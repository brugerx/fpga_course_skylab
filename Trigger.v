==> flow/design.v <==
module Trigger(
  input   clock,
  input   reset,
  input   io_start_trigger,
  output  io_trigger_out
);
  reg [9:0] count_reg;  
  reg  risingEdge_REG;  
  wire  risingEdge = io_start_trigger & ~risingEdge_REG;  
  reg  stateReg;  
  wire  _GEN_0 = risingEdge | stateReg;  
  wire [9:0] _count_reg_T_1 = count_reg + 10'h1;  
  assign io_trigger_out = ~stateReg ? 1'h0 : stateReg;  
  always @(posedge clock) begin
    if (reset) begin  
      count_reg <= 10'h0;  
    end else if (~stateReg) begin  
      count_reg <= 10'h0;  
    end else if (stateReg) begin  
      count_reg <= _count_reg_T_1;  
    end
    risingEdge_REG <= io_start_trigger;  
    if (reset) begin  
      stateReg <= 1'h0;  
    end else if (~stateReg) begin  
      stateReg <= _GEN_0;
    end else if (stateReg) begin  
      if (count_reg == 10'h5) begin  
        stateReg <= 1'h0;  
      end
    end
  end
endmodule
* Step by step through the tools: Trigger
What the tools print for Trigger, step after step.
Lines are those of the file above, counted from 1.
Operators carry their Yosys type and port widths (W data, S select, Z words).
The mark n/a stands for no value.
- Top :: Trigger
- Clock :: clock
- Standard-cell library :: sky130hd
- Library corner :: tt_025C_1v80

* Word level
Source: Yosys, flattened and elaborated, memories not mapped. Widths are those after wreduce. Registers that Yosys merges into a memory's read port (data or address) are not register bits. Print and check cells do not count. Equal cells are merged and count once.
- Bits in registers :: 12
- Input bits :: 3
- Output and inout port bits :: 1
- Elaborated cells :: 13
- Add/sub/neg operators :: 1
- Eq/ne operators :: 1
- Muxes and demuxes :: 3
- Bitwise gates (word level) :: 4
- Reductions and logical operators :: 1
** Operators by type and width (count)
- $add A10 B1 Y10 const B :: 1
- $eq A10 B3 Y1 const B :: 1
- $mux W1 :: 3
- $not A1 Y1 :: 2
- $reduce_or A2 Y1 :: 1
- $and A1 B1 Y1 :: 1
- $or A1 B1 Y1 :: 1

* Logic depth
Yosys ltp: most cells in a row. Word level: on the elaborated netlist, between registers, memories and ports. Mapped: between sequential cells and ports; inverters and the memories' decode and read muxes count.
- Depth in word-level cells :: 4
- ABC_AREA :: 0
- Depth in mapped cells :: 4
- Gate-level depth less buffers :: 4

* Netlist
The flow's flattened synthesis, as Yosys stat reports it; memories are mapped. The netlist is that of the ABC_AREA named above (0 if unset); the other value can give another one.
The area totals of this step are shown rounded.
** Cell types
- sky130_fd_sc_hd__dfxtp_1 :: count 12, area in all 240.23 µm²
- sky130_fd_sc_hd__a21oi_1 :: count 6, area in all 30.029 µm²
- sky130_fd_sc_hd__ha_1 :: count 2, area in all 25.024 µm²
- sky130_fd_sc_hd__nand3_1 :: count 5, area in all 25.024 µm²
- sky130_fd_sc_hd__nand4_4 :: count 1, area in all 21.27 µm²
- sky130_fd_sc_hd__nor2_1 :: count 5, area in all 18.768 µm²
- sky130_fd_sc_hd__xor2_1 :: count 2, area in all 17.517 µm²
- sky130_fd_sc_hd__o21ai_0 :: count 3, area in all 15.014 µm²
- sky130_fd_sc_hd__o31ai_1 :: count 2, area in all 15.014 µm²
- sky130_fd_sc_hd__or3_2 :: count 2, area in all 15.014 µm²
- sky130_fd_sc_hd__or4_1 :: count 2, area in all 15.014 µm²
- sky130_fd_sc_hd__inv_1 :: count 3, area in all 11.261 µm²
- sky130_fd_sc_hd__and4_1 :: count 1, area in all 8.758 µm²
- sky130_fd_sc_hd__nor4b_1 :: count 1, area in all 8.758 µm²
- sky130_fd_sc_hd__xnor2_1 :: count 1, area in all 8.758 µm²
- sky130_fd_sc_hd__nand2_1 :: count 2, area in all 7.507 µm²
- sky130_fd_sc_hd__nand2b_1 :: count 1, area in all 6.256 µm²
- sky130_fd_sc_hd__nor4_1 :: count 1, area in all 6.256 µm²
Other cell types: 3; their cells: 3.
- Mapped cells :: 55
- Chip area (Yosys) :: 510 µm²
- Area of sequential cells :: 240 µm²
- Mapped flip-flops :: 12

* Timing after synthesis
Path of least setup slack by OpenSTA after synthesis, without wires, with an ideal clock, recovery checks aside; 20% of the period is set as input and as output delay. Where synthesis merged equal registers, the netlist keeps one of their names.
- Path type :: register to register
- Start :: reg count_reg[0]
- End :: reg count_reg[8]
- Period :: 1.63 ns
- Setup time :: 0.071 ns
- Data arrival time :: 1.297 ns
- Required time :: 1.559 ns
- Slack :: 0.263 ns
- Delay of the path :: 1.368 ns
- Driving pins on the path :: 5
- Synthesis period reached :: 1.367 ns
"delay of the path" is the arrival time less input delay plus setup time.
"driving pins on the path" counts driving pins, that of a launching flip-flop among them; a cell with two outputs on the path counts twice.
"synthesis period reached" = period - worst setup slack (recovery checks aside). The figure is calculated, with input and output delays left at 20% of the set period.
The rows between start and end are the longest chain of elaborated cells between them; the timing report does not say that the signal goes this way. Where chains are equally long, one stands for them.
A line is the first line of the expression or statement that the cell stems from. Yosys adds cells for indexed reads and writes and turns some case tables into memories.
At most two assigning lines are given for a register; there are more.
- Cells stage by stage :: sky130_fd_sc_hd__dfxtp_1 sky130_fd_sc_hd__ha_1 sky130_fd_sc_hd__inv_1 sky130_fd_sc_hd__or4_1 sky130_fd_sc_hd__a21oi_1
- Cells in the longest elaborated chain :: 1
- Elaborated cells on any way between the ends :: 1
- Source lines of those cells :: 1
- Those cells by class :: add/sub: 1
** RTL lines, path after synthesis
- from (decl) :: RTL line 7 : reg [9:0] count_reg;
- from (assign) :: RTL line 16 : count_reg <= 10'h0;
- from (assign) :: RTL line 20 : count_reg <= _count_reg_T_1;
- $add A10 B1 Y10 :: RTL line 12 : wire [9:0] _count_reg_T_1 = count_reg + 10'h1;
- to (assign) :: RTL line 16
- to (assign) :: RTL line 20
- to (decl) :: RTL line 7

* Timing after layout
From the final timing report of record 1: the path of least setup slack in the routed layout; clock arrival at registers is part of the times.
- Path type :: register to output
- Start :: reg stateReg
- End :: out io_trigger_out
- Period :: 2.71 ns
- Data arrival time :: 1.19 ns
- Required time :: 2.17 ns
- Slack :: 0.98 ns
- Driving pins on the path :: 2
The rows between start and end are the longest chain of elaborated cells between them; the timing report does not say that the signal goes this way. Where chains are equally long, one stands for them.
At most two assigning lines are given for a register; there are more.
- Cells stage by stage :: sky130_fd_sc_hd__dfxtp_1 sky130_fd_sc_hd__clkdlybuf4s50_1
- Cells in the longest elaborated chain :: 1
- Elaborated cells on any way between the ends :: 1
- Source lines of those cells :: 1
- Those cells by class :: mux: 1
** RTL lines, path after layout
- from (decl) :: RTL line 10 : reg  stateReg;
- from (assign) :: RTL line 24 : stateReg <= 1'h0;
- from (assign) :: RTL line 26 : stateReg <= _GEN_0;
- $mux W1 :: RTL line 13 : assign io_trigger_out = ~stateReg ? 1'h0 : stateReg;
- to (decl) :: RTL line 5 : output  io_trigger_out

FLOW RESULTS
============

Design Trigger on sky130hd. What follows are 2 stored runs of the flow, each under its own settings; their order means nothing. The constraints put input and output delay at 20% of the set period each and load the outputs with 0.01 pF.
"achieved period" is the run's clock period less its worst setup slack. It is reckoned from that one timing run; input and output delays stay at 20% of the period that was set.
"worst path time" means the part of the period allowed to the worst setup path (the constraints hold back 20% at inputs and 20% at outputs) less its slack; where the path has registers, the arrival times of their clocks count too.
By "total design power" is meant OpenSTA's value without simulated activity: inputs other than the clock are taken to toggle once in ten clock periods, and the tool carries that through the logic.
The measured numbers are rounded.

* Record 1
** Files
==> flow/run.sh <==
#!/bin/bash
# the make line also repeats the synthesis and layout settings of config.mk as NAME=value (left out here)
make -C /OpenROAD-flow-scripts/flow DESIGN_CONFIG=/design/flow/config.mk WORK_HOME=/design/flow/orfs CLKGATE_MAP_FILE= finish
==> flow/config.mk <==
export PLATFORM = sky130hd
export DESIGN_NAME = Trigger
export DESIGN_NICKNAME = Trigger
export VERILOG_FILES = /design/flow/design.v
export SDC_FILE = /design/flow/constraint.sdc
export NUM_CORES = 4
export LEC_CHECK = 0
export ABC_AREA = 0
export CAP_MARGIN = 0
export CELL_PAD_IN_SITES_DETAIL_PLACEMENT = 2
export CELL_PAD_IN_SITES_GLOBAL_PLACEMENT = 3
export CORE_MARGIN = 2
export CORE_UTILIZATION = 29
export CTS_CLUSTER_SIZE = 49
export MAX_ROUTING_LAYER = met4
export MIN_ROUTING_LAYER = met1
export PLACE_DENSITY = 0.7
export SETUP_SLACK_MARGIN = 0.63
export SLEW_MARGIN = 20
==> flow/constraint.sdc <==
create_clock -name core_clock -period 2.71 [get_ports {clock}]
set_input_delay 0.5420 -clock core_clock [delete_from_list [all_inputs] [get_ports {clock}]]
set_output_delay 0.5420 -clock core_clock [all_outputs]
set_load 0.01 [all_outputs]
** Results
- Worst hold slack in the final report :: 0.500 ns
- Setup slack of the worst path :: 0.982 ns
- Total design power :: 0.298 mW
- Chip area after synthesis (Yosys) :: 510 µm²
- Achieved period :: 1.728 ns
- Setup TNS :: 0.000 ns
- Utilization :: 34.4%
- Area of the die :: 2110 µm²
- Worst path time :: 1.19 ns
- Critical path kind :: register to output
- Standard-cell area after routing :: 581 µm²

* Record 2
** Files
==> flow/run.sh <==
#!/bin/bash
# the make line also repeats the synthesis and layout settings of config.mk as NAME=value (left out here)
make -C /OpenROAD-flow-scripts/flow DESIGN_CONFIG=/design/flow/config.mk WORK_HOME=/design/flow/orfs CLKGATE_MAP_FILE= finish
==> flow/config.mk <==
export PLATFORM = sky130hd
export DESIGN_NAME = Trigger
export DESIGN_NICKNAME = Trigger
export VERILOG_FILES = /design/flow/design.v
export SDC_FILE = /design/flow/constraint.sdc
export NUM_CORES = 4
export LEC_CHECK = 0
export CAP_MARGIN = 20
export CORE_MARGIN = 2
export CORE_UTILIZATION = 53
export CTS_CLUSTER_DIAMETER = 54
export GPL_ROUTABILITY_DRIVEN = 0
export HOLD_SLACK_MARGIN = 0.0
export MAX_ROUTING_LAYER = met5
export PLACE_DENSITY_LB_ADDON = 0.03
export SETUP_SLACK_MARGIN = 0.26
export SLEW_MARGIN = 20
==> flow/constraint.sdc <==
create_clock -name core_clock -period 1.09 [get_ports {clock}]
set_input_delay 0.2180 -clock core_clock [delete_from_list [all_inputs] [get_ports {clock}]]
set_output_delay 0.2180 -clock core_clock [all_outputs]
set_load 0.01 [all_outputs]
** Results
Did not finish, routing stopped with DPL-0038.
